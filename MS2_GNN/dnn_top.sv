==> flow/design.v <==
module ReLu(clk, y4, y5, y6, y7, z4, z5, z6, z7);
	input clk;
	input signed[11:0] y4, y5, y6, y7;
	output signed[11:0] z4, z5, z6, z7;
	logic signed[11:0] y4_q, y5_q, y6_q, y7_q;
	assign z4 = (y4_q[11])  ? 'b0 : y4_q;
	assign z5 = (y5_q[11])  ? 'b0 : y5_q;
	assign z6 = (y6_q[11])  ? 'b0 : y6_q;
	assign z7 = (y7_q[11])  ? 'b0 : y7_q;
	always @(posedge clk) begin
		y4_q <= y4;
		y5_q <= y5;
		y6_q <= y6;
		y7_q <= y7;
	end
endmodule
module layer_1(in1, in2, in3, in4,
               w1, w2, w3, w4, out,
			   clk);
	input clk;
	input signed[4:0] in1, in2, in3, in4;		 
	input signed[4:0] w1, w2, w3, w4;			 
	output signed[11:0] out;
	reg signed[4:0] in1_q, in2_q, in3_q, in4_q;  
	reg signed[4:0] w1_q, w2_q, w3_q, w4_q;
	assign out = in1_q*w1_q + in2_q*w2_q + in3_q*w3_q + in4_q*w4_q;
	always @(posedge clk) begin
    in1_q <= in1;
    in2_q <= in2;
    in3_q <= in3;
    in4_q <= in4;
	w1_q <= w1;
    w2_q <= w2;
    w3_q <= w3;
    w4_q <= w4;
    end
endmodule
module layer_2(in1, in2, in3, in4,
               w1, w2, w3, w4, out,
			   clk);
	input clk;
	input signed[11:0] in1, in2, in3, in4;			 
	input signed[4:0] w1, w2, w3, w4;				 
	output signed[16:0] out;
	reg signed[11:0] in1_q, in2_q, in3_q, in4_q;	 
	reg signed[11:0] w1_q, w2_q, w3_q, w4_q;
	assign out = in1_q*w1_q + in2_q*w2_q + in3_q*w3_q + in4_q*w4_q;
	always @(posedge clk) begin
    in1_q <= in1;
    in2_q <= in2;
    in3_q <= in3;
    in4_q <= in4;
    w1_q <= w1;
    w2_q <= w2;
    w3_q <= w3;
    w4_q <= w4;
    end
endmodule
module dnn_top(clk, x0, x1, x2, x3, in_ready, 
			  w04, w05, w06, w07, 
			  w14, w15, w16, w17, 
			  w24, w25, w26, w27, 
			  w34, w35, w36, w37, 
			  w48, w58, w68, w78, 
			  w49, w59, w69, w79, 
			  out0, out1, out10_ready, 
			  out11_ready, 
			  z4, z5, z6, z7, 
			  a4, a5, a6, a7);
input signed[6:0] x0, x1, x2, x3;
input clk, in_ready;
input signed[4:0] w04, w14, w24, w34;
input signed[4:0] w05, w15, w25, w35;
input signed[4:0] w06, w16, w26, w36;
input signed[4:0] w07, w17, w27, w37;
input signed[4:0] w48, w58, w68, w78;
input signed[4:0] w49, w59, w69, w79;
output signed[20:0] out0, out1;
output out10_ready, out11_ready;
logic signed[20:0] y4, y5, y6, y7;
output signed[12:0] z4, z5, z6, z7;
input signed[14:0] a4, a5, a6, a7;
logic in_ready1_q, in_ready2_q, in_ready3_q;
logic in_ready1, in_ready2;
layer_1 node_4(.clk(clk), .in1(x0), .in2(x1), .in3(x2), .in4(x3), .w1(w04), .w2(w14), .w3(w24), .w4(w34), .out(y4));
layer_1 node_5(.clk(clk), .in1(x0), .in2(x1), .in3(x2), .in4(x3), .w1(w05), .w2(w15), .w3(w25), .w4(w35), .out(y5));
layer_1 node_6(.clk(clk), .in1(x0), .in2(x1), .in3(x2), .in4(x3), .w1(w06), .w2(w16), .w3(w26), .w4(w36), .out(y6));
layer_1 node_7(.clk(clk), .in1(x0), .in2(x1), .in3(x2), .in4(x3), .w1(w07), .w2(w17), .w3(w27), .w4(w37), .out(y7));
always @(posedge clk) begin
    in_ready1_q <= in_ready;
end
assign in_ready1 = in_ready1_q;
ReLu R1(.clk(clk), .y4(y4), .y5(y5), .y6(y6), .y7(y7), .z4(z4), .z5(z5), .z6(z6), .z7(z7));
layer_2 out_node_0(.clk(clk), .in1(a4), .in2(a5), .in3(a6), .in4(a7), .w1(w48), .w2(w58), .w3(w68), .w4(w78), .out(out0));
layer_2 out_node_1(.clk(clk), .in1(a4), .in2(a5), .in3(a6), .in4(a7), .w1(w49), .w2(w59), .w3(w69), .w4(w79), .out(out1));
always @(posedge clk) begin
    in_ready2_q <= in_ready1;
end
assign in_ready2 = in_ready2_q;
always @(posedge clk) begin
    in_ready3_q <= in_ready2;
end
assign out10_ready = in_ready3_q;
assign out11_ready = in_ready3_q;
endmodule
**From RTL to reports: dnn_top**

The steps from the RTL of dnn_top to its reports follow in flow order.
Lines are those of the file above, counted from 1.
Operators carry their Yosys type and port widths (W data, S select, Z words).
A cell with - has no value.

- Top: dnn_top
- Clock input: clk
- Standard-cell library: sky130hd
- Timing corner: tt_025C_1v80

**Elaborated design**

Yosys after proc, flatten, opt, wreduce and memory -nomap, before mapping. Enables and synchronous resets that opt folds into registers are not counted as muxes. Memory bits, and registers merged into a memory's read port (data or address), are not among the register bits. Print and check cells are not counted. Equal cells are merged and count once.

- Register bits after elaboration: 239
- Bits in latches: 0
- RAM bits: 0
- Memory bits (read-only): 0
- Word width x clocked read ports: 0
- Memories kept: 0
- Input bits: 210
- Cells after elaboration: 85

- $add $sub $neg: 18
- $mul: 24
- Divide/modulo/power cells: 0
- Magnitude comparators: 0
- Equality and inequality tests: 0
- Shift-type cells: 0
- Mux-type cells: 4
- Bitwise logic cells: 0
- Reduce/logical cells: 0

Operators with widths:

| operator | count |
|---|---|
| $mul A5 B5 Y10 | 16 |
| $mul A12 B5 Y17 | 8 |
| $add A12 B12 Y12 | 12 |
| $add A17 B17 Y17 | 6 |
| $mux W11 | 4 |

**Longest topological paths**

Yosys ltp: most cells in a row. Word level: on the elaborated netlist, between registers, memories and ports. Mapped: between sequential cells and ports; inverters and the memories' decode and read muxes count.

- Depth after elaboration: 4
- ABC_AREA: 0
- Depth in mapped cells: 25
- Mapped depth without buffers: 22

**Mapped cells and area**

Yosys stat after the flow's synthesis: flattened, memories mapped to cells. It holds for the ABC_AREA given above (unset counts as 0); a run with the other value may have another netlist.
Totals and module areas in this step are rounded.

- Cells in the netlist: 4380
- Cell area after synthesis: 41000 µm²
- Mapped flip-flops: 239
- Buffers: 138

Cells by type:

| cell type | count | total area (µm²) |
|---|---|---|
| sky130_fd_sc_hd__fa_1 | 830 | 1.66E+04 |
| sky130_fd_sc_hd__ha_1 | 442 | 5.53E+03 |
| sky130_fd_sc_hd__dfxtp_1 | 239 | 4.78E+03 |
| sky130_fd_sc_hd__inv_1 | 1148 | 4.31E+03 |
| sky130_fd_sc_hd__and2_1 | 424 | 2.65E+03 |
| sky130_fd_sc_hd__xnor2_1 | 240 | 2.1E+03 |
| sky130_fd_sc_hd__nand2_1 | 313 | 1.17E+03 |
| sky130_fd_sc_hd__nor2b_1 | 96 | 600.576 |
| sky130_fd_sc_hd__a21oi_1 | 104 | 520.499 |
| sky130_fd_sc_hd__clkbuf_1 | 120 | 450.432 |
| sky130_fd_sc_hd__nand2b_1 | 70 | 437.92 |
| sky130_fd_sc_hd__nor2_1 | 98 | 367.853 |
| sky130_fd_sc_hd__o21bai_1 | 41 | 307.795 |
| sky130_fd_sc_hd__a21o_1 | 35 | 262.752 |
| sky130_fd_sc_hd__xor2_1 | 26 | 227.718 |
| sky130_fd_sc_hd__o21ai_0 | 39 | 195.187 |
| sky130_fd_sc_hd__buf_4 | 17 | 127.622 |
| sky130_fd_sc_hd__o311ai_0 | 6 | 52.55 |

Other cell types: 32; their cells: 92.
The figures by module come from a second, unflattened synthesis with its own total; it is not the netlist above.

- Cells (unflattened synthesis): 4319
- Area (unflattened synthesis): 44000 µm²

Each row is one instance without its submodules.

Modules:

| module | times used | cells | area (µm²) | seq. area (µm²) |
|---|---|---|---|---|
| layer_1 | 4 | 541 | 5600 | 800 |
| layer_2 | 2 | 1019 | 10000 | 1400 |
| ReLu | 1 | 101 | 1500 | 960 |
| dnn_top | 1 | 16 | 160 | 60 |

**Worst setup path after synthesis**

OpenSTA on the mapped netlist: ideal clock, no wires. The path of least setup slack (recovery checks aside). Input and output delay are each 20% of the period. Register names are those of the netlist, which keeps one name where synthesis merged equal registers.

- Path kind: register to output
- From: reg out_node_1.w3_q[1]
- To: out out1[17]
- Clock period: 10.0 ns
- External output delay: 2.000 ns
- Launch time at the first pin: 0.000 ns
- Arrival time: 6.194 ns
- Required time: 8.000 ns
- Slack: 1.806 ns
- Delay of the path: 6.194 ns
- Driving pins on the path: 24
- Buffers on the path: 2
- Synthesis period reached: 8.194 ns

"delay of the path" is the arrival time less input delay plus setup time.
At an output port there is no setup time.
"driving pins on the path": output pins that drive a net of the path, with the launching flip-flop's if there is one; two outputs of one cell count as two.
"synthesis period reached" = period - worst setup slack (recovery checks aside). The figure is calculated, with input and output delays left at 20% of the set period.
Between the ends stands the longest chain of elaborated cells between them, by number of cells; it is not shown to be the way that was timed. Of several equally long chains one is given.
A line is the first line of the expression or statement that the cell stems from. Yosys adds cells for indexed reads and writes and turns some case tables into memories.

- Path through: sky130_fd_sc_hd__dfxtp_1 -> sky130_fd_sc_hd__clkbuf_1 -> sky130_fd_sc_hd__nand2_1 -> sky130_fd_sc_hd__fa_1 -> sky130_fd_sc_hd__inv_1 -> sky130_fd_sc_hd__fa_1 -> sky130_fd_sc_hd__inv_1 -> sky130_fd_sc_hd__fa_1 -> sky130_fd_sc_hd__inv_1 -> sky130_fd_sc_hd__fa_1 -> sky130_fd_sc_hd__inv_1 -> sky130_fd_sc_hd__fa_1 -> sky130_fd_sc_hd__fa_1 -> sky130_fd_sc_hd__inv_1 -> sky130_fd_sc_hd__fa_1 -> sky130_fd_sc_hd__ha_1 -> sky130_fd_sc_hd__nor2b_1 -> sky130_fd_sc_hd__o31a_1 -> sky130_fd_sc_hd__nor4_2 -> sky130_fd_sc_hd__o21ai_1 -> sky130_fd_sc_hd__a31oi_1 -> sky130_fd_sc_hd__o21ai_0 -> sky130_fd_sc_hd__xor2_1 -> sky130_fd_sc_hd__buf_4
- Cells in the longest elaborated chain: 3
- Elaborated cells between the ends (all ways): 3
- RTL lines with such cells: 1
- Classes of those cells: add/sub: 2; mul: 1

RTL lines, path after synthesis:

| item | RTL line | RTL |
|---|---|---|
| start, declared | 46 | `reg signed[11:0] w1_q, w2_q, w3_q, w4_q;` |
| start, assigned | 55 | `w3_q <= w3;` |
| $mul A12 B5 Y17 | 47 | `assign out = in1_q*w1_q + in2_q*w2_q + in3_q*w3_q + in4_q*w4_q;` |
| $add A17 B17 Y17 (2 in a row) | 47 |  |
| end, declared | 78 | `output signed[20:0] out0, out1;` |

Nets of the timed path that keep an RTL name, with a line that drives or declares them; the list need not be complete.

Named nets, after synthesis:

| net | RTL line |
|---|---|
| out1[16] | 47 |

**Worst path after layout**

From the final timing report of job 1: the path of least setup slack in the routed layout; clock arrival at registers is part of the times.

- Path kind: register to output
- From: reg (name not given)
- To: out out0[20]
- Clock period: 8.26 ns
- External output delay: 1.65 ns
- Launch time at the first pin: 0.59 ns
- Arrival time: 6.85 ns
- Required time: 6.61 ns
- Slack: -0.24 ns
- Driving pins on the path: 24
- Buffers on the path: 4

Between the ends stands the longest chain of elaborated cells between them, by number of cells; it is not shown to be the way that was timed. Of several equally long chains one is given.

- Path through: sky130_fd_sc_hd__dfxtp_2 -> sky130_fd_sc_hd__buf_6 -> sky130_fd_sc_hd__buf_4 -> sky130_fd_sc_hd__and2_1 -> sky130_fd_sc_hd__fa_1 -> sky130_fd_sc_hd__fa_1 -> sky130_fd_sc_hd__inv_1 -> sky130_fd_sc_hd__fa_1 -> sky130_fd_sc_hd__fa_1 -> sky130_fd_sc_hd__inv_1 -> sky130_fd_sc_hd__fa_1 -> sky130_fd_sc_hd__fa_1 -> sky130_fd_sc_hd__inv_1 -> sky130_fd_sc_hd__fa_1 -> sky130_fd_sc_hd__inv_1 -> sky130_fd_sc_hd__ha_1 -> sky130_fd_sc_hd__o21ai_2 -> sky130_fd_sc_hd__a21oi_2 -> sky130_fd_sc_hd__o41ai_4 -> sky130_fd_sc_hd__o21ai_2 -> sky130_fd_sc_hd__o41ai_2 -> sky130_fd_sc_hd__xnor2_1 -> sky130_fd_sc_hd__buf_4 -> sky130_fd_sc_hd__buf_6
- Cells in the longest elaborated chain: 4
- Elaborated cells between the ends (all ways): 4
- RTL lines with such cells: 1
- Classes of those cells: add/sub: 3; mul: 1

RTL lines, path post-layout:

| item | RTL line | RTL |
|---|---|---|
| $mul A12 B5 Y17 | 47 | `assign out = in1_q*w1_q + in2_q*w2_q + in3_q*w3_q + in4_q*w4_q;` |
| $add A17 B17 Y17 (3 in a row) | 47 |  |
| end, declared | 78 | `output signed[20:0] out0, out1;` |

Add stored flow runs of dnn_top

Flow measurements of dnn_top on sky130hd: 2 stored runs with different settings, listed in no order. Input and output delays are each 20% of the period that was set; the output load is 0.01 pF.
"clock period reached" means the clock period less the worst setup slack. The figure is calculated, with input and output delays left at 20% of the set period.
"worst path time" is the time allowed to the run's worst setup path (the clock period less input and output delay, where it has them) less its slack. Clock arrival times count: a late capture clock shortens it, a late launch clock lengthens it.
The measured numbers are rounded.

### Job 1

Settings: `period_ns=8.26`, `SETUP_SLACK_MARGIN=-0.37`, `CAP_MARGIN=20`, `CORE_MARGIN=2`, `CORE_UTILIZATION=40`, `SLEW_MARGIN=20`

- Lowest hold slack: 0.33 ns
- Final utilization: 0.47
- Worst path time: 6.85 ns
- Class of the worst setup path: register to output
- Clock period reached: 8.502 ns
- Sum of negative setup slack: -2.1 ns
- Die size: 110000 µm²
- Setup slack of the worst path: -0.24 ns
- Standard-cell area of the final layout: 48000 µm²
- Chip area in the Yosys report: 41000 µm²

### Job 2

Settings: `period_ns=7.57`, `CORE_UTILIZATION=35`, `SETUP_SLACK_MARGIN=0.05`, `PLACE_DENSITY_LB_ADDON=0.08`, `CORE_ASPECT_RATIO=0.77`, `ABC_AREA=0`, `MIN_ROUTING_LAYER=met2`, `MAX_ROUTING_LAYER=met4`, `CAP_MARGIN=20`, `CORE_MARGIN=2`, `SLEW_MARGIN=20`

- Sum of negative setup slack: -20 ns
- Lowest hold slack: 0.33 ns
- Chip area in the Yosys report: 41000 µm²
- Die size: 120000 µm²
- Worst path time: 7.06 ns
- Class of the worst setup path: register to output
- Setup slack of the worst path: -1.0 ns
- Standard-cell area of the final layout: 51000 µm²
- Final utilization: 0.44
- Clock period reached: 8.576 ns
